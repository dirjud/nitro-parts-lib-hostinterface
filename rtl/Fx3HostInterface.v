==> flow/design.v <==
module Fx3HostInterface
  (
   input wire 	     ifclk,
   input wire 	     resetb,
   input wire 	     fx3_hics_b,
   input 	     fx3_dma_rdy_b,
   output reg 	     fx3_sloe_b,
   output reg 	     fx3_slrd_b,
   output reg 	     fx3_slwr_b,
   output reg 	     fx3_pktend_b,
   output reg [1:0]  fx3_fifo_addr,
   input [31:0]      fx3_fd_in,
   output reg [31:0] fx3_fd_out,
   output 	     fx3_fd_oe,
   output [15:0]     di_term_addr,
   output reg [31:0] di_reg_addr,
   output [31:0]     di_len,
   output reg 	     di_read_mode,
   output reg 	     di_read_req,
   output reg 	     di_read,
   input wire 	     di_read_rdy,
   input [31:0]      di_reg_datao,
   output reg 	     di_write,
   input wire 	     di_write_rdy,
   output reg 	     di_write_mode,
   output [31:0]     di_reg_datai,
   input [15:0]      di_transfer_status
   );
   reg 	      slrd_b_internal;
   wire [31:0] transfer_len;
   reg  cmd_start;
   reg 	dma_rdy_b;
   wire dma_rdy = !dma_rdy_b;
   reg [31:0] fd_in, fd_out;
   reg [31:0] cmd_buf[0:3];
   reg 	      sloe_b_internal;
   assign fx3_fd_oe = sloe_b_internal;
   always @(posedge ifclk or negedge resetb) begin
      if(!resetb) begin
         dma_rdy_b <= 0;
         fd_in <= 0;
         cmd_start <= 1;
      end else begin
         dma_rdy_b <= fx3_dma_rdy_b;
         fd_in <= fx3_fd_in;
         cmd_start <= fx3_hics_b;
      end
   end
   parameter [1:0] WRITE_EP = 3;
   parameter [1:0] CMD_EP   = 2;
   parameter [1:0] READ_EP  = 0;
   parameter 
     IDLE          = 0,
     RCV_CMD       = 1,
     PROCESS_CMD   = 2,
     SEND_ACK      = 3;
   reg [1:0] state;
   reg [31:0] tcount;  
   wire [31:0] next_tcount = tcount + 4;
   reg [15:0] bcount;  
   wire [15:0] next_bcount = bcount + 4;
   parameter [15:0] READ_CMD = 16'hC301;
   parameter [15:0] WRITE_CMD= 16'hC302;
   wire [31:0] di_starting_reg_addr;
   wire [15:0] cmd             = cmd_buf[0][15:0];
   wire [15:0] buffer_length   = cmd_buf[0][31:16];
   assign di_term_addr         = cmd_buf[1][15:0];
   assign di_starting_reg_addr = cmd_buf[2];
   assign di_len               = cmd_buf[3];
   reg [15:0] checksum, status;
   reg 	      slrd_b_s, slrd_b_ss, slrd_b_sss;
   wire       write_in_process =  !fx3_slrd_b || !slrd_b_s || !slrd_b_ss || !slrd_b_sss || di_write;
   wire       latch_fd_in = !slrd_b_sss;
   wire [31:0] fifo_rdata;
   wire        fifo_full, fifo_empty;
   reg 	       pktend;
   reg 	       first_write;
   reg         di_read_s;
   always @(posedge ifclk or negedge resetb) begin
      if(!resetb) begin
         state            <= IDLE;
         di_read_mode     <= 0;
         di_write_mode    <= 0;
         di_write         <= 0;
         di_read          <= 0;
         di_read_req      <= 0;
         tcount           <= 0;
         bcount           <= 0;
	 di_reg_addr      <= 0;
         fx3_sloe_b       <= 0;  
         sloe_b_internal  <= 0;  
         fx3_slrd_b       <= 1;  
         slrd_b_internal  <= 1;  
         fx3_slwr_b       <= 1;  
         fx3_pktend_b     <= 1;
         pktend           <= 0;
         fx3_fifo_addr    <= 2'b11;
         fd_out           <= 0;
         fx3_fd_out       <= 0;
         checksum         <= 0;
         status           <= 0;
	 cmd_buf[0] <= 0;
	 cmd_buf[1] <= 0;
	 cmd_buf[2] <= 0;
	 cmd_buf[3] <= 0;
	 slrd_b_s   <= 1;
	 slrd_b_ss  <= 1;
	 slrd_b_sss <= 1;
	 first_write <= 1;
         di_read_s <= 0;
      end else begin
         di_read_s        <= di_read;
         di_read_mode     <= ((state == PROCESS_CMD) || (state == SEND_ACK)) && (cmd == READ_CMD);
         di_write_mode    <= ((state == PROCESS_CMD) || (state == SEND_ACK)) && (cmd == WRITE_CMD);
         status           <= di_transfer_status;
	 slrd_b_s  <= slrd_b_internal;
	 slrd_b_ss <= slrd_b_s;
	 slrd_b_sss <= slrd_b_ss;
         if(cmd_start) begin
            state         <= RCV_CMD;
            tcount        <= 0;
            bcount        <= 0;
            fx3_sloe_b    <= 0; 
            sloe_b_internal <= 0; 
            fx3_slrd_b    <= 1;  
            slrd_b_internal<= 1;  
            fx3_slwr_b    <= 1;  
            fx3_pktend_b  <= 1; 
            pktend        <= 0; 
            fx3_fifo_addr <= CMD_EP;
            checksum      <= 0;
            di_read_mode  <= 0;
            di_write_mode <= 0;
            di_write      <= 0;
            di_read       <= 0;
            di_read_req   <= 0;
	    di_reg_addr   <= 0;
            fd_out        <= 0;
            fx3_fd_out    <= 0;
	    cmd_buf[0]    <= 0;
	    cmd_buf[1]    <= 0;
	    cmd_buf[2]    <= 0;
	    cmd_buf[3]    <= 0;
            first_write   <= 1;
         end else begin
            case(state)
              IDLE: begin
                 fx3_sloe_b    <= 0;  
                 sloe_b_internal <= 0;  
                 fx3_slrd_b    <= 1;  
                 slrd_b_internal<= 1;  
                 fx3_slwr_b    <= 1;  
                 fx3_pktend_b  <= 1;  
                 pktend        <= 0;  
                 fx3_fifo_addr <= CMD_EP;
                 tcount        <= 0;
		 bcount        <= 0;
                 checksum      <= 0;
              end
              RCV_CMD: begin
                 if(tcount >= 16) begin  
		    if(!dma_rdy) begin  
                       state  <= PROCESS_CMD;
                       tcount <= 0;
		       bcount <= 0;
		       di_reg_addr <= di_starting_reg_addr;
		       if (cmd == WRITE_CMD) begin
			  fx3_fifo_addr  <= WRITE_EP;
		       end else begin
			  fx3_fifo_addr  <= READ_EP;
		       end
		    end
                 end else begin
                    if(dma_rdy && (bcount < 16)) begin
                       fx3_slrd_b <= 0;          
                       slrd_b_internal <= 0;          
		       bcount <= next_bcount;
                    end else begin
		       fx3_slrd_b <= 1;
		       slrd_b_internal <= 1;
		    end
                    if(latch_fd_in) begin
                       cmd_buf[tcount[3:2]] <= fd_in;  
                       tcount <= next_tcount;       
		    end
		 end
              end
              SEND_ACK: begin  
                 fx3_sloe_b    <= 1;  
                 sloe_b_internal <= 1;  
                 if (dma_rdy || (|tcount[1:0])) begin
                    fx3_slwr_b <= 0;  
                    tcount     <= tcount + 1;
                    case(tcount)
		      0: begin
			 fd_out <= { checksum, 16'hA50F };
			 fx3_fd_out <= { checksum, 16'hA50F };
		      end
		      1: begin
			 fd_out <= { 16'h0001, status   };
			 fx3_fd_out <= { 16'h0001, status   };
			 state        <= IDLE;
			 fx3_pktend_b <= 0;  
		      end
		      default:begin
			 fd_out <= 0;
			 fx3_fd_out <= 0;
		      end
                    endcase
		 end else begin  
                    fx3_slwr_b <= 1;
		 end
              end
              PROCESS_CMD: begin
                 case(cmd)
                    READ_CMD: begin
                       fx3_sloe_b     <= 1;      
                       sloe_b_internal <= 1;      
                       fx3_slwr_b     <= !di_read;                       
		       fx3_pktend_b   <= !pktend;
                       if(di_read) begin
                          fd_out      <= di_reg_datao;
                          fx3_fd_out  <= di_reg_datao;
                       end
                       if(di_read_s) begin
                          checksum <= checksum + fd_out[15:0] + fd_out[31:16];
                       end
                       if(!di_read_mode) begin  
                          di_read_req <= 1;
                          di_read     <= 0;
                       end else if(tcount >= di_len) begin  
                          di_read      <= 0;
                          di_read_req  <= 0;
			  pktend       <= 0;
			  if(!dma_rdy) begin
			     state  <= SEND_ACK;
			     bcount <= 0;
			     tcount <= 0;
			  end
                       end else begin
			  if(dma_rdy && (bcount < buffer_length) && di_read_rdy) begin
			     di_read <= 1;
			     bcount <= next_bcount;
			     tcount <= next_tcount;
                             di_reg_addr       <= di_reg_addr + 1;
                             di_read_req       <= (next_tcount < di_len) && (next_bcount < buffer_length);
			     if (next_tcount >= di_len && next_bcount < buffer_length) begin
				pktend <= 1;  
			     end
			  end else begin
			     di_read_req <= 0;
			     di_read     <= 0;
			     if(!dma_rdy) begin
				bcount <= 0;
			     end
			  end
                       end
                    end
                   WRITE_CMD: begin
                      fx3_sloe_b    <= 0;  
                      sloe_b_internal    <= 0;  
		      if(tcount >= di_len) begin
			 fx3_slrd_b <= 1;
			 slrd_b_internal <= 1;
			 if(fifo_empty && !dma_rdy && !write_in_process && di_write_rdy) begin
			    fx3_fifo_addr <= READ_EP;
			    state <= SEND_ACK;
			    tcount <= 0;
			    bcount <= 0;
			 end
		      end else if(dma_rdy && (bcount < buffer_length) && !fifo_full) begin
			 fx3_slrd_b <= 0;
			 slrd_b_internal <= 0;
			 bcount <= next_bcount;
			 tcount <= next_tcount;
                      end else begin
			 fx3_slrd_b <= 1;
			 slrd_b_internal <= 1;
			 if(!dma_rdy) begin
			    bcount <= 0;
			 end
		      end
		      if(latch_fd_in) begin
                         checksum <= checksum + fd_in[15:0];  
		      end
		      if(!fifo_empty && di_write_rdy) begin
			 di_write     <= 1;
			 if(!first_write) begin
			    di_reg_addr  <= di_reg_addr + 1;
			 end
			 first_write <= 0;
		      end else begin
			 di_write <= 0;
		      end
                   end
                   default: begin
                      state <= IDLE;
                   end
                 endcase
              end
            endcase
         end
      end
   end
   wire fifo_we = di_write_mode && latch_fd_in;
   fx3_fifo fx3_fifo
     (.clk   (ifclk),
      .resetb(di_write_mode),
      .we    (fifo_we),
      .wdata (fd_in),
      .re    (di_write),
      .rdata (di_reg_datai),  
      .full  (fifo_full),
      .empty (fifo_empty)
      );
endmodule
module fx3_fifo
  #(parameter LOG2_DEPTH=3)
  (
   input clk,
   input resetb,
   input we,
   input [31:0] wdata,
   input re,
   output [31:0] rdata,
   output full,
   output empty
   );
   reg [31:0] data[0:(1<<LOG2_DEPTH)-1];
   reg [LOG2_DEPTH-1:0] waddr, raddr, count;
   wire [LOG2_DEPTH-1:0] next_waddr = waddr + 1;
   wire [LOG2_DEPTH-1:0] next_raddr = raddr + 1;
   assign rdata = data[raddr];
   assign full = count > 1;
   assign empty = ((count == 0) || (count == 1 && re)) && !we;
   always@(posedge clk) begin
      if(!resetb) begin
	 waddr <= 0;
	 raddr <= 0;
	 count <= 0;
      end else begin
	 if(we) begin
	    data[waddr] <= wdata;
	       waddr <= next_waddr;
	 end
	 if(re) begin
	       raddr <= next_raddr;
	 end
	 if(we || re) begin
	    if(we && re) begin
	    end else if(re) begin
	       count <= count - 1;
	    end else begin
	       count <= count + 1;
	    end
	 end
      end
   end  
endmodule
* Step by step through the tools: Fx3HostInterface
Tool output for the design above, in the order of the flow.
Lines are those of the file above, counted from 1.
Operators carry their Yosys type and port widths (W data, S select, Z words).
Cell names lack the library's common part.
The mark n/a stands for no value.
- Top :: Fx3HostInterface
- Clock :: ifclk
- Standard-cell library :: sky130hd
- Corner :: tt_025C_1v80

* Word-level counts
Source: Yosys, flattened and elaborated. Widths are those after wreduce. Print and check cells do not count. Equal cells are merged and count once.
Memory sizes are those after Yosys's memory passes, which may raise the word count (mostly to a power of two), join words into wider ones and drop unused or constant bits.
- Input port bits :: 86
- Cells after elaboration :: 315
- Word width x clocked read ports :: 32
- Memories :: 1
- Output and inout bits :: 156
- RAM bits :: 256
- Register bits after elaboration :: 318
** Memory list
- fx3_fifo.data :: words 8, width 32, read ports 1, write ports 1, RTL line 329 : reg [31:0] data[0:(1<<LOG2_DEPTH)-1];
- $lt $le $gt $ge :: 8
- Bitwise gates (word level) :: 1
- Equal/unequal tests :: 42
- Mux-type cells :: 143
- Reduce/logical cells :: 76
- Add/sub/neg operators :: 11
** Operators with widths (count)
- $mux W32 :: 40
- $pmux W32 S2 :: 5
- $mux W16 :: 18
- $pmux W32 S4 :: 1
- $pmux W16 S2 :: 3
- $add A32 B1 Y32 const B :: 2
- $ge A32 B32 Y1 :: 2
- $ne A4 B4 Y1 const B :: 16
- $add A16 B16 Y16 :: 3
- $pmux W16 S3 :: 1
- $mux W1 :: 44
- $mux W2 :: 17
- $ne A3 B3 Y1 const B :: 11
- $lt A16 B16 Y1 :: 2
- $eq A16 B16 Y1 const B :: 2
- $eq A32 B1 Y1 const B :: 1
- $add A32 B3 Y32 const B :: 1
- $lt A32 B32 Y1 :: 1
- $ge A32 B5 Y1 const B :: 1
- $logic_not A32 Y1 :: 1
- $reduce_and A4 Y1 :: 7
- $reduce_bool A2 Y1 :: 9
- $logic_and A1 B1 Y1 :: 16
- $add A16 B3 Y16 const B :: 1
- $lt A16 B5 Y1 const B :: 1
- $ne A5 B5 Y1 const B :: 3
- $mux W3 :: 5
- $reduce_bool A4 Y1 :: 3
Other operator kinds: 26; their cells: 64.

* Logic depth
Depth = most cells in a row (Yosys ltp): at word level without a register or memory, in the mapped netlist without a sequential cell, where the memories' decode and read muxes count.
- Depth in word-level cells :: 13
- ABC_AREA :: 0
- Depth in mapped cells :: 16
- Mapped depth without buffers :: 15

* Mapped cells and area
Source: synth_stat.txt of the flow (Yosys; design flattened, memories mapped). It holds for the ABC_AREA given above (unset counts as 0); a run with the other value may have another netlist.
** Cells by type
- edfxtp_1 :: count 256, total area 7.69E+03 um2
- dfrtp_1 :: count 300, total area 7507.2 um2
- ha_1 :: count 135, total area 1689.12 um2
- mux4_2 :: count 64, total area 1.44E+03 um2
- nand2_1 :: count 279, total area 1.05E+03 um2
- o21ai_0 :: count 200, total area 1000.96 um2
- a21oi_1 :: count 143, total area 715.686 um2
- nor2_1 :: count 169, total area 634.358 um2
- clkbuf_1 :: count 114, total area 427.91 um2
- mux2_2 :: count 38, total area 427.91 um2
- xnor2_1 :: count 46, total area 402.886 um2
- nand3_1 :: count 76, total area 380.365 um2
- fa_1 :: count 17, total area 340.326 um2
- inv_1 :: count 84, total area 315.302 um2
- dfstp_2 :: count 11, total area 289.027 um2
- a221oi_1 :: count 32, total area 280.269 um2
- nor3_1 :: count 49, total area 245.235 um2
- a21o_1 :: count 32, total area 240.23 um2
Not listed: further types 70, cells in them 518.
- Synthesis area :: 29107.9 um2
- Sequential part of the area :: 15723.8 um2
- Mapped flip-flops :: 579
- Cells in the netlist :: 2563
- Buffer cells :: 149
The figures by module come from a second, unflattened synthesis with its own total; it is not the netlist above.
- Cell total of the unflattened synthesis :: 2466
- Area total of the unflattened synthesis :: 28492.3 um2
Each row is one instance without its submodules.
** Modules
- Fx3HostInterface :: times used 1, area 18101.1 um2, cells 2026
- fx3_fifo :: times used 1, area 10391.2 um2, cells 440

* Worst setup path after synthesis
Path of least setup slack by OpenSTA after synthesis, without wires, with an ideal clock, recovery checks aside; 20% of the period is set as input and as output delay. Where synthesis merged equal registers, the netlist keeps one of their names.
- Kind :: register -> register
- Start :: register tcount[2]
- End :: register pktend
- Stages on the path :: 16
- Library setup time :: 110 ps
- Delay of the path :: 3596 ps
- Clock period :: 4230 ps
- Setup slack :: 634 ps
- Path buffers :: 0
- Data required time :: 4120 ps
- Arrival :: 3486 ps
- Synthesis period reached :: 3596 ps
"delay of the path" is the arrival time less input delay plus setup time.
"stages on the path" counts driving pins, that of a launching flip-flop among them; a cell with two outputs on the path counts twice.
"synthesis period reached" is the clock period less the worst setup slack; recovery checks do not enter. This is arithmetic on one report: input and output delays are still those of the set period (20% each).
Between the ends stands the longest chain of elaborated cells between them, by number of cells; it is not shown to be the way that was timed. Of several equally long chains one is given.
A line is the first line of the expression or statement that the cell stems from. Yosys adds cells for indexed reads and writes and turns some case tables into memories.
At most two assigning lines are given for a register; there are more.
- Cell sequence :: dfrtp_1 > ha_1 > nand4_1 > or3_1 > nor2_1 > nand4_1 > nor3_1 > xnor2_1 > ha_1 > nand4_1 > nor2_1 > and4_1 > and3_1 > o31ai_1 > and3b_1 > o41ai_1
- Cells in the longest elaborated chain :: 10
** RTL lines, path after synthesis
- from (decl) :: RTL line 58 : reg [31:0] tcount;
- from (assign) :: RTL line 184 : tcount <= next_tcount;
- from (assign) :: RTL line 193 : tcount     <= tcount + 1;
- $add A32 B3 Y32 :: RTL line 59 : wire [31:0] next_tcount = tcount + 4;
- $ge A32 B32 Y1 :: RTL line 247 : if (next_tcount >= di_len && next_bcount < buffer_length) begin
- $logic_and A1 B1 Y1 :: RTL line 247
- $mux W1 :: RTL line 247
- $mux W1 :: RTL line 241 : if(dma_rdy && (bcount < buffer_length) && di_read_rdy) begin
- $mux W1 :: RTL line 231 : end else if(tcount >= di_len) begin
- $mux W1 :: RTL line 228 : if(!di_read_mode) begin
- $mux W1 :: RTL line 215 : case(cmd)
- $pmux W1 S2 :: RTL line 146 : case(state)
- $mux W1 :: RTL line 119 : if(cmd_start) begin
- to (assign) :: RTL line 96 : pktend           <= 0;
- to (assign) :: RTL line 129 : pktend        <= 0;
- to (decl) :: RTL line 76 : reg pktend;

* Worst path after layout
Path of least setup slack in the final report of flow run A (OpenROAD, finished layout, wires in). Where an end is a register, its clock arrival counts in the times.
The path's times are printed in steps of 10 ps; the period is the one set.
- Kind :: register -> register
- Start :: register tcount[10]
- End :: register tcount[27]
- Clock period :: 2740 ps
- Library setup time :: 120 ps
- Arrival :: 3930 ps
- Path buffers :: 5
- Data required time :: 3240 ps
- Stages on the path :: 15
- Setup slack :: -690 ps
Between the ends stands the longest chain of elaborated cells between them, by number of cells; it is not shown to be the way that was timed. Of several equally long chains one is given.
At most two assigning lines are given for a register; there are more.
- Cell sequence :: dfrtp_1 > buf_4 > buf_6 > buf_8 > ha_4 > nand3_4 > or2_4 > o32a_1 > buf_4 > a2111o_1 > nand3_2 > a311o_1 > buf_6 > nor4_1 > a211o_1
- Cells in the longest elaborated chain :: 7
** RTL lines, path post-layout
- from (decl) :: RTL line 58 : reg [31:0] tcount;
- from (assign) :: RTL line 184 : tcount <= next_tcount;
- from (assign) :: RTL line 193 : tcount     <= tcount + 1;
- $add A32 B3 Y32 :: RTL line 59 : wire [31:0] next_tcount = tcount + 4;
- $mux W32 :: RTL line 241 : if(dma_rdy && (bcount < buffer_length) && di_read_rdy) begin
- $mux W32 :: RTL line 231 : end else if(tcount >= di_len) begin
- $mux W32 :: RTL line 228 : if(!di_read_mode) begin
- $pmux W32 S2 :: RTL line 215 : case(cmd)
- $pmux W32 S4 :: RTL line 146 : case(state)
- $mux W32 :: RTL line 119 : if(cmd_start) begin
- to (assign) :: RTL line 184
- to (assign) :: RTL line 193
- to (decl) :: RTL line 58

Subject: flow runs of Fx3HostInterface

Hi,

Fx3HostInterface through Yosys and OpenROAD on sky130hd: 2 stored runs, unordered, with their settings and measured results. The constraints put input and output delay at 20% of the set period each and load the outputs with 0.01 pF.
By "clock period reached" is meant the clock period of the run minus its worst setup slack. This is arithmetic on one report: input and output delays are still those of the set period (20% each).
By "worst setup path time" is meant the share of the clock period that the worst setup path is allowed (20% is reserved at inputs, 20% at outputs), minus its slack. Clock arrival times at its registers enter into it.
"power consumption" is the tool's figure for a default switching activity; nothing was simulated.
"worst setup path time" is given in steps of 10 ps.

* Flow run A
** Files
==> flow/run.sh <==
#!/bin/bash
# the make line also repeats the synthesis and layout settings of config.mk as NAME=value (left out here)
make -C /OpenROAD-flow-scripts/flow DESIGN_CONFIG=/design/flow/config.mk WORK_HOME=/design/flow/orfs CLKGATE_MAP_FILE= finish
==> flow/config.mk <==
export PLATFORM = sky130hd
export DESIGN_NAME = Fx3HostInterface
export DESIGN_NICKNAME = Fx3HostInterface
export VERILOG_FILES = /design/flow/design.v
export SDC_FILE = /design/flow/constraint.sdc
export NUM_CORES = 4
export LEC_CHECK = 0
export CAP_MARGIN = 20
export CORE_MARGIN = 2
export CORE_UTILIZATION = 40
export SLEW_MARGIN = 20
==> flow/constraint.sdc <==
create_clock -name core_clock -period 2.74 [get_ports {ifclk}]
set_input_delay 0.5480 -clock core_clock [delete_from_list [all_inputs] [get_ports {ifclk}]]
set_output_delay 0.5480 -clock core_clock [all_outputs]
set_load 0.01 [all_outputs]
** Results
- Lowest setup slack :: -693 ps
- Power consumption :: 26553 uW
- Utilization :: 58.6%
- Post-route setup TNS :: -60042 ps
- Die footprint :: 74944.5 um2
- Clock period reached :: 3433 ps
- Worst-case hold slack :: 354 ps
- Standard-cell area after layout :: 42061.6 um2
- Worst setup path time :: 3430 ps
- Critical path type :: register -> register
- Netlist area reported by Yosys :: 29107.9 um2

* Flow run B
** Files
==> flow/run.sh <==
#!/bin/bash
# the make line also repeats the synthesis and layout settings of config.mk as NAME=value (left out here)
make -C /OpenROAD-flow-scripts/flow DESIGN_CONFIG=/design/flow/config.mk WORK_HOME=/design/flow/orfs CLKGATE_MAP_FILE= finish
==> flow/config.mk <==
export PLATFORM = sky130hd
export DESIGN_NAME = Fx3HostInterface
export DESIGN_NICKNAME = Fx3HostInterface
export VERILOG_FILES = /design/flow/design.v
export SDC_FILE = /design/flow/constraint.sdc
export NUM_CORES = 4
export LEC_CHECK = 0
export CAP_MARGIN = 5
export CORE_ASPECT_RATIO = 1.68
export CORE_MARGIN = 10
export CORE_UTILIZATION = 27
export CTS_CLUSTER_SIZE = 74
export PLACE_DENSITY_LB_ADDON = 0.17
export SETUP_SLACK_MARGIN = -0.36
export SLEW_MARGIN = 30
==> flow/constraint.sdc <==
create_clock -name core_clock -period 7.28 [get_ports {ifclk}]
set_input_delay 1.4560 -clock core_clock [delete_from_list [all_inputs] [get_ports {ifclk}]]
set_output_delay 1.4560 -clock core_clock [all_outputs]
set_load 0.01 [all_outputs]
** Results
- Lowest setup slack :: 1751 ps
- Power consumption :: 9150 uW
- Utilization :: 33.1%
- Post-route setup TNS :: 0 ps
- Die footprint :: 121785.0 um2
- Clock period reached :: 5529 ps
- Worst-case hold slack :: 375 ps
- Standard-cell area after layout :: 35499.0 um2
- Worst setup path time :: 5530 ps
- Critical path type :: register -> register
- Netlist area reported by Yosys :: 29107.9 um2

Regards
