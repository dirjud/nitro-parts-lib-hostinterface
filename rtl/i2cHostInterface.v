==> flow/design.v <==
module i2cHostInterface
  #(parameter NUM_ADDR_BYTES=2,
    parameter NUM_DATA_BYTES=4,
    parameter REG_ADDR_WIDTH=8*NUM_ADDR_BYTES,
    parameter REG_DATA_WIDTH=8*NUM_DATA_BYTES)
   (
    input 	      clk,
    input 	      reset_n,
    input 	      sda_in,
    output 	      sda_out,
    output 	      sda_oeb,
    input 	      scl_in,
    output 	      scl_out,
    output reg	      scl_oeb,
    output reg [15:0] di_term_addr,
    output [31:0]     di_reg_addr,
    output [31:0]     di_len,
    output reg 	      di_read_mode,
    output reg 	      di_read_req,
    output reg 	      di_read,
    input wire 	      di_read_rdy,
    input [31:0]      di_reg_datao,
    output 	      di_write,
    input wire 	      di_write_rdy,
    output reg 	      di_write_mode,
    output reg [31:0] di_reg_datai,
    input [15:0]      di_transfer_status
    );
   parameter STATE_WAIT=0,
             STATE_SHIFT=1,
             STATE_ACK=2, 
             STATE_ACK2=3,
             STATE_WRITE=4,
             STATE_CHECK_ACK=5,
             STATE_SEND=6;
   reg we, done, busy;
   reg [REG_ADDR_WIDTH-1:0] reg_addr;
   reg [2:0] state;
   reg       scl_s, sda_s, scl_ss, sda_ss, sda_reg, oeb_reg;
   reg [7:0]  sr;
   reg [1:0]  reg_byte_count;
   reg [1:0]  addr_byte_count;
   reg        rw_bit;
   reg [REG_DATA_WIDTH-1:0] sr_send;
   reg        nack;
   assign scl_out = 0;
   assign sda_oeb = oeb_reg;
   assign sda_out = sda_reg;
   assign di_len = NUM_DATA_BYTES;
   assign di_write = we;
   wire       open_drain_mode = 1;
   function set_sda_reg;
      input   out1;
      begin
         set_sda_reg = (open_drain_mode) ? 0 : out1;
      end
   endfunction
   function set_oeb_reg;
      input   oeb;
      input   out1;
      begin
         set_oeb_reg = (open_drain_mode) ? out1 : oeb;
      end
   endfunction
   assign di_reg_addr = reg_addr;
   always @(posedge clk) begin
      scl_s <= scl_in;
      scl_ss <= scl_s;
      sda_s <= sda_in;
      sda_ss <= sda_s;
   end
   wire [7:0] word = { sr[6:0], sda_s };
   wire [REG_DATA_WIDTH-1:0] word_expanded = word;
   wire       scl_rising  =  scl_s && !scl_ss;
   wire       scl_falling = !scl_s &&  scl_ss;
   wire       sda_rising  =  sda_s && !sda_ss;
   wire       sda_falling = !sda_s &&  sda_ss;
   wire [REG_ADDR_WIDTH+8-1:0] shifted_reg_addr = { reg_addr, word };
   always @(posedge clk or negedge reset_n) begin
      if(!reset_n) begin
	 scl_oeb <= 1;
	 di_write_mode <= 0;
	 di_term_addr <= 0;
	 di_read_mode <= 0;
 	 di_read_req <= 0;
	 di_read <= 0;
	 di_reg_datai <= 0;
         sda_reg <= 1;
         oeb_reg <= 1;
         reg_byte_count <= 0;
	 addr_byte_count <= 0;
         sr <= 8'h01;
         state <= STATE_WAIT;
         di_reg_datai <= 0;
         reg_addr <= 0;
         we   <= 0;
         rw_bit <= 0;
         sr_send <= 0;
         nack <= 0;
         done <= 0;
         busy <= 0;
      end else begin
         if(scl_ss && sda_falling) begin  
            reg_byte_count <= 0;
            addr_byte_count <= 0;
            sr <= 8'h01;
            state <= STATE_SHIFT;
            sda_reg <= set_sda_reg(1);
            oeb_reg <= set_oeb_reg(1, 1);
            we <= 0;
            busy <= 1;
            done <= 0;
	    scl_oeb <= 1;
	    di_write_mode <= 0;
	    di_read_mode <= 0;
 	    di_read_req <= 0;
	    di_read <= 0;
         end else if(scl_ss && sda_rising) begin  
            state <= STATE_WAIT;
            sda_reg <= set_sda_reg(1);
            oeb_reg <= set_oeb_reg(1, 1);
            we <= 0;
            if(busy) done <= 1;
	    scl_oeb <= 1;
	    di_write_mode <= 0;
	    di_read_mode <= 0;
 	    di_read_req <= 0;
	    di_read <= 0;
         end else begin
            if(state == STATE_WAIT) begin
	       scl_oeb <= 1;
               done <= 0;
               we <= 0;
               reg_byte_count <= 0;
               addr_byte_count <= 0;
               sr <= 8'h01;  
               sda_reg <= set_sda_reg(1);
               oeb_reg <= set_oeb_reg(1, 1);
               busy <= 0;
            end else if(state == STATE_SHIFT) begin
	       scl_oeb <= 1;
               sda_reg <= set_sda_reg(1);
               oeb_reg <= set_oeb_reg(1, 1);
               if(scl_rising) begin
                  sr <= word;
                  if(sr[7]) begin
		     if(addr_byte_count <= NUM_ADDR_BYTES) begin
			addr_byte_count <= addr_byte_count + 1;
			if(addr_byte_count == 0) begin  
			   di_term_addr <= { 9'b0, word[7:1] };
                           rw_bit <= word[0];
                           sr_send <= di_reg_datao; 
                           state <= STATE_ACK;
			   if (word[0]) begin  
			      di_read_mode <= 1;
			      di_read_req  <= 1;
			   end
			end else begin  
                           state <= STATE_ACK;
                           reg_addr <= shifted_reg_addr[REG_ADDR_WIDTH-1:0];
			end
                     end else begin 
			di_reg_datai <= (di_reg_datai << 8) | word_expanded;
			di_write_mode <= 1;
                        if(reg_byte_count == NUM_DATA_BYTES-1) begin  
                           state <= STATE_WRITE;
			   we <= 1;
			   reg_byte_count <= reg_byte_count + 1 - NUM_DATA_BYTES;
                        end else begin               
                           state <= STATE_ACK;
			   reg_byte_count <= reg_byte_count + 1;
                        end                     
                     end
                  end
               end
            end else if(state == STATE_WRITE) begin
               we <= 0;
	       if(|di_transfer_status) begin
		  state <= STATE_WAIT;  
	       end else begin
		  state <= STATE_ACK;
	       end		     
	       reg_addr  <= reg_addr + 1;  
	       sda_reg <= set_sda_reg(1);
	       oeb_reg <= set_oeb_reg(1, 1);
            end else if(state == STATE_ACK) begin
	       di_read_req <= 0;
               we <= 0;
               if(!scl_ss) begin
		  if(|di_transfer_status) begin
                     state <= STATE_WAIT;  
                     done <= 1;
		  end else begin
		     if(di_write_mode) begin
			if(!di_write_rdy) begin
			   scl_oeb <= 0;  
			end else begin
			   oeb_reg <= set_oeb_reg(0, 0);  
			   sda_reg <= set_sda_reg(0);
			   scl_oeb <= 1;
			   state <= STATE_ACK2;
			end
		     end else if(di_read_mode) begin
			oeb_reg <= set_oeb_reg(0, 0);  
			sda_reg <= set_sda_reg(0);
			if(di_read_rdy) begin
			   di_read <= 1;
			   state <= STATE_ACK2;
			   if(reg_byte_count == 0) begin
			      sr_send <= di_reg_datao;  
			   end
			   scl_oeb <= 1;
			end else begin
			   scl_oeb <= 0;  
			end
		     end else begin
			oeb_reg <= set_oeb_reg(0, 0);  
			sda_reg <= set_sda_reg(0);
			state <= STATE_ACK2;
		     end
		  end
               end             
            end else if(state == STATE_ACK2) begin
	       di_read <= 0;
	       di_read_req <= 0;
               sr <= 8'h01;
               we <= 0;
               if(scl_falling) begin
                  if(rw_bit) begin  
                     state <= STATE_SEND;
                     sda_reg <= set_sda_reg(sr_send[REG_DATA_WIDTH-1]);
                     oeb_reg <= set_oeb_reg(0, sr_send[REG_DATA_WIDTH-1]);
                     sr_send <= sr_send << 1;
                  end else begin  
                     state <= STATE_SHIFT;
                     sda_reg <= set_sda_reg(1);
                     oeb_reg <= set_oeb_reg(1, 1);
                  end
               end
            end else if(state == STATE_CHECK_ACK) begin
               sr <= 8'h01;
               if(scl_rising) begin
                  nack <= sda_s;
               end 
               if(scl_falling) begin
                  if(nack) begin
                     state <= STATE_WAIT;  
                     done <= 1;
                     sda_reg <= set_sda_reg(1);
                     oeb_reg <= set_oeb_reg(1, 1);
                  end else begin
                     state <= STATE_SEND;  
                     sda_reg <= set_sda_reg(sr_send[REG_DATA_WIDTH-1]);
                     oeb_reg <= set_oeb_reg(0, sr_send[REG_DATA_WIDTH-1]);
                     sr_send <= sr_send << 1;
                  end
               end
            end else if(state == STATE_SEND) begin
               if(scl_falling) begin
                  sr <= word;
                  if(sr[7]) begin
                     reg_byte_count <= reg_byte_count + 1;
                     sda_reg <= set_sda_reg(1);
                     oeb_reg <= set_oeb_reg(1, 1);
                     state <= STATE_CHECK_ACK;
                     if(reg_byte_count == NUM_DATA_BYTES-1) begin
                        reg_addr <= reg_addr + 1;  
			reg_byte_count <= 0;
                     end
                  end else begin
                     sda_reg <= set_sda_reg(sr_send[REG_DATA_WIDTH-1]);
                     oeb_reg <= set_oeb_reg(0, sr_send[REG_DATA_WIDTH-1]);
                     sr_send <= sr_send << 1;
                  end
               end
            end
         end
      end
   end 
endmodule  
Reports on i2cHostInterface
What the tools print for i2cHostInterface, step after step.
Line numbers count from 1 in the design file above.
Library cell names are shortened.
{ "setup": {"top_module": "i2cHostInterface", "clk_port": "clk", "lib": "sky130hd", "corner": "tt_025C_1v80"} }

After elaboration
Counts by Yosys on the flattened word-level netlist (proc, flatten, opt, wreduce; memories kept). Register bits leave out memories and registers merged into their read ports (data or address). Print and check cells are left out. Cells with the same type and inputs are merged into one.
{ "bits": {"ff_bits": 116, "latch_bits": 0, "ramBits": 0, "rom_bits": 0, "clocked_rd_ports_x_width": 0, "n_memories": 0, "wordCells": 344} }
{ "classes": {"n_addsub": 4, "n_mul": 0, "div": 0, "cmp": 1, "n_eq": 73, "shift": 0, "mux": 179, "logic": 9, "reduce_and_logical": 56} }
{ "op_table": {"columns": ["op", "count"], "rows": [
  ["2-to-1 mux 32 bit", 22],
  ["2-to-1 mux 16 bit", 13],
  ["2-to-1 mux 8 bit", 11],
  ["2-to-1 mux 1 bit", 84],
  ["inequality test 4 bit (second input constant)", 20],
  ["2-to-1 mux 3 bit", 25],
  ["inequality test 8 bit (second input constant)", 6],
  ["2-to-1 mux 2 bit", 24],
  ["nonzero test 3 bit", 13],
  ["inequality test 3 bit (second input constant)", 12],
  ["inequality test 7 bit (second input constant)", 5],
  ["OR 32 x 8 -> 32 bit", 1],
  ["inequality test 5 bit (second input constant)", 6],
  ["AND reduction 11 bit", 2],
  ["AND reduction 21 bit", 1],
  ["AND reduction 7 bit", 3],
  ["AND reduction 5 bit", 4],
  ["nonzero test 6 bit", 3],
  ["AND reduction 9 bit", 2],
  ["adder 16 x 1 -> 16 bit (second input constant)", 1],
  ["OR reduction 16 bit", 1],
  ["AND reduction 8 bit", 2],
  ["nonzero test 5 bit", 3],
  ["AND reduction 14 bit", 1],
  ["nonzero test 4 bit", 3],
  ["inequality test 6 bit (second input constant)", 2],
  ["inequality test 2 bit (second input constant)", 5],
  ["inequality test 5 x 1 -> 1 bit (second input constant)", 2]
]} }
Other operator kinds: 23; their cells: 45.

Depth
Yosys ltp: most cells in a row. Word level: on the elaborated netlist, between registers, memories and ports. Mapped: between sequential cells and ports; inverters and the memories' decode and read muxes count.
{ "depth": {"word_depth": 13, "ABC_AREA": 0, "depth_mapped": 8} }

Netlist
The flow's flattened synthesis, as Yosys stat reports it; memories are mapped. The netlist is that of the ABC_AREA named above (0 if unset); the other value can give another one.
Totals and module areas in this step are rounded.
{ "mapped": {"mapped_cells": 599, "mapped_area_um2": 6540, "ff_cells": 120} }
{ "types": {"columns": ["cell", "count"], "rows": [
  ["dfrtp_1", 111],
  ["mux2_2", 98],
  ["buf_4", 75],
  ["o21ai_0", 33],
  ["nand2_1", 36],
  ["dfstp_2", 5],
  ["buf_6", 10],
  ["nor2_1", 27],
  ["nor3_2", 10],
  ["and4_1", 10],
  ["o32ai_1", 10],
  ["inv_1", 22],
  ["dfxtp_1", 4],
  ["a21oi_1", 14],
  ["nor3_1", 13],
  ["and3_1", 10],
  ["ha_1", 5],
  ["o31ai_1", 8]
]} }
Not listed: further types 45, cells in them 98.

Worst setup path after synthesis
Path of least setup slack by OpenSTA after synthesis, without wires, with an ideal clock, recovery checks aside; 20% of the period is set as input and as output delay. Where synthesis merged equal registers, the netlist keeps one of their names.
{ "synth_path": {"kind": "input to register", "startpoint": "input port di_transfer_status[1]", "endpoint": "register sr_send[0]", "period_ps": 3990, "input_delay_ps": 798, "setup_time_ps": 125, "launch_ps": 798, "arrival_ps": 2206, "t_required_ps": 3865, "path_slack_ps": 1659, "path_delay_ps": 1533, "path_stages": 6, "n_path_buf": 1, "period_less_setup_slack_ps": 2331} }
"path_delay_ps" = arrival - input delay + setup time.
"path_stages": output pins that drive a net of the path, with the launching flip-flop's if there is one; two outputs of one cell count as two.
"period_less_setup_slack_ps" = period - worst setup slack (recovery checks aside). The figure is calculated, with input and output delays left at 20% of the set period.
Between the ends stands the longest chain of elaborated cells between them, by number of cells; it is not shown to be the way that was timed. Of several equally long chains one is given.
A line is the first line of the expression or statement that the cell stems from. Yosys adds cells for indexed reads and writes and turns some case tables into memories.
At most two assigning lines are given for a register; there are more.
{ "synth_between": {"cell_sequence": "nor4_1 nand4_1 nor3_1 o311a_2 buf_6 mux2_2", "elab_chain_len": 6} }
{ "synth_lines": {"columns": ["element", "line", "rtl"], "rows": [
  ["start: declaration", 27, "input [15:0]      di_transfer_status"],
  ["OR reduction 16 bit", 190, "if(|di_transfer_status) begin"],
  ["2-to-1 mux 32 bit", 190, null],
  ["2-to-1 mux 32 bit", 189, "if(!scl_ss) begin"],
  ["2-to-1 mux 32 bit", 186, "end else if(state == STATE_ACK) begin"],
  ["2-to-1 mux 32 bit", 176, "end else if(state == STATE_WRITE) begin"],
  ["2-to-1 mux 32 bit", 140, "end else if(state == STATE_SHIFT) begin"],
  ["end: assignment", 152, "sr_send <= di_reg_datao;"],
  ["end: assignment", 210, "sr_send <= di_reg_datao;"],
  ["end: declaration", 44, "reg [REG_DATA_WIDTH-1:0] sr_send;"]
]} }

Path in the finished layout
Path of least setup slack in the final report of record 1 (OpenROAD, finished layout, wires in). Where an end is a register, its clock arrival counts in the times.
The report prints the path's times to 10 ps; the period is as set.
{ "layout_path": {"kind": "register to register", "startpoint": "register addr_byte_count[0]", "endpoint": "register reg_addr[0]", "period_ps": 2080, "setup_time_ps": 110, "launch_ps": 510, "arrival_ps": 2440, "t_required_ps": 2470, "path_slack_ps": 30, "path_stages": 8, "n_path_buf": 2} }
Between the ends stands the longest chain of elaborated cells between them, by number of cells; it is not shown to be the way that was timed. Of several equally long chains one is given.
At most two assigning lines are given for a register; there are more.
{ "layout_between": {"cell_sequence": "dfrtp_1 inv_1 ha_2 or3_4 a221oi_4 buf_12 buf_12 mux2_2", "elab_chain_len": 6} }
{ "layout_lines": {"columns": ["element", "line", "rtl"], "rows": [
  ["start: declaration", 42, "reg [1:0]  addr_byte_count;"],
  ["start: assignment", 91, "addr_byte_count <= 0;"],
  ["start: assignment", 148, "addr_byte_count <= addr_byte_count + 1;"],
  ["zero test 2 bit", 149, "if(addr_byte_count == 0) begin"],
  ["2-to-1 mux 16 bit", 149, null],
  ["2-to-1 mux 16 bit", 147, "if(addr_byte_count <= NUM_ADDR_BYTES) begin"],
  ["2-to-1 mux 16 bit", 146, "if(sr[7]) begin"],
  ["2-to-1 mux 16 bit", 144, "if(scl_rising) begin"],
  ["2-to-1 mux 16 bit", 140, "end else if(state == STATE_SHIFT) begin"],
  ["end: assignment", 160, "reg_addr <= shifted_reg_addr[REG_ADDR_WIDTH-1:0];"],
  ["end: assignment", 183, "reg_addr <= reg_addr + 1;"],
  ["end: declaration", 37, "reg [REG_ADDR_WIDTH-1:0] reg_addr;"]
]} }

Lab notebook: i2cHostInterface

i2cHostInterface through Yosys and OpenROAD on sky130hd: 2 stored runs, unordered, with their settings and measured results. The constraints put input and output delay at 20% of the set period each and load the outputs with 0.01 pF.
By "achievedPeriod_ps" is meant the clock period of the run minus its worst setup slack. This is arithmetic on one report: input and output delays are still those of the set period (20% each).
"total_power_w": no workload was simulated; the value follows from the tool's default switching activity.
Results are given in rounded form.

Record 1
==> flow/run.sh <==
#!/bin/bash
# the make line also repeats the synthesis and layout settings of config.mk as NAME=value (left out here)
make -C /OpenROAD-flow-scripts/flow DESIGN_CONFIG=/design/flow/config.mk WORK_HOME=/design/flow/orfs CLKGATE_MAP_FILE= finish
==> flow/config.mk <==
export PLATFORM = sky130hd
export DESIGN_NAME = i2cHostInterface
export DESIGN_NICKNAME = i2cHostInterface
export VERILOG_FILES = /design/flow/design.v
export SDC_FILE = /design/flow/constraint.sdc
export NUM_CORES = 4
export LEC_CHECK = 0
export CAP_MARGIN = 20
export CORE_MARGIN = 2
export CORE_UTILIZATION = 60
export SLEW_MARGIN = 20
==> flow/constraint.sdc <==
create_clock -name core_clock -period 2.08 [get_ports {clk}]
set_input_delay 0.4160 -clock core_clock [delete_from_list [all_inputs] [get_ports {clk}]]
set_output_delay 0.4160 -clock core_clock [all_outputs]
set_load 0.01 [all_outputs]

==> results of record 1, as JSON <==
{
  "post_route_stdcell_area_um2": 8340,
  "timing.hold.ws_ps": 352,
  "total_power_w": 0.0074,
  "synthesis_area_um2": 6540,
  "design.die.area_um2": 11700,
  "setupTns_ps": 0,
  "final_setup_ws_ps": 35,
  "achievedPeriod_ps": 2045,
  "final_util_pct": 77.6
}

Record 2
==> flow/run.sh <==
#!/bin/bash
# the make line also repeats the synthesis and layout settings of config.mk as NAME=value (left out here)
make -C /OpenROAD-flow-scripts/flow DESIGN_CONFIG=/design/flow/config.mk WORK_HOME=/design/flow/orfs CLKGATE_MAP_FILE= finish
==> flow/config.mk <==
export PLATFORM = sky130hd
export DESIGN_NAME = i2cHostInterface
export DESIGN_NICKNAME = i2cHostInterface
export VERILOG_FILES = /design/flow/design.v
export SDC_FILE = /design/flow/constraint.sdc
export NUM_CORES = 4
export LEC_CHECK = 0
export ABC_AREA = 0
export CAP_MARGIN = 40
export CELL_PAD_IN_SITES_DETAIL_PLACEMENT = 2
export CORE_MARGIN = 6
export CORE_UTILIZATION = 60
export CTS_CLUSTER_DIAMETER = 61
export CTS_CLUSTER_SIZE = 71
export MAX_ROUTING_LAYER = met4
export MIN_ROUTING_LAYER = met2
export PLACE_DENSITY_LB_ADDON = 0.07
export SLEW_MARGIN = 20
export TNS_END_PERCENT = 30
==> flow/constraint.sdc <==
create_clock -name core_clock -period 2.64 [get_ports {clk}]
set_input_delay 0.5280 -clock core_clock [delete_from_list [all_inputs] [get_ports {clk}]]
set_output_delay 0.5280 -clock core_clock [all_outputs]
set_load 0.01 [all_outputs]

==> results of record 2, as JSON <==
{
  "outcome": "incomplete, placement halted on DPL-0033"
}
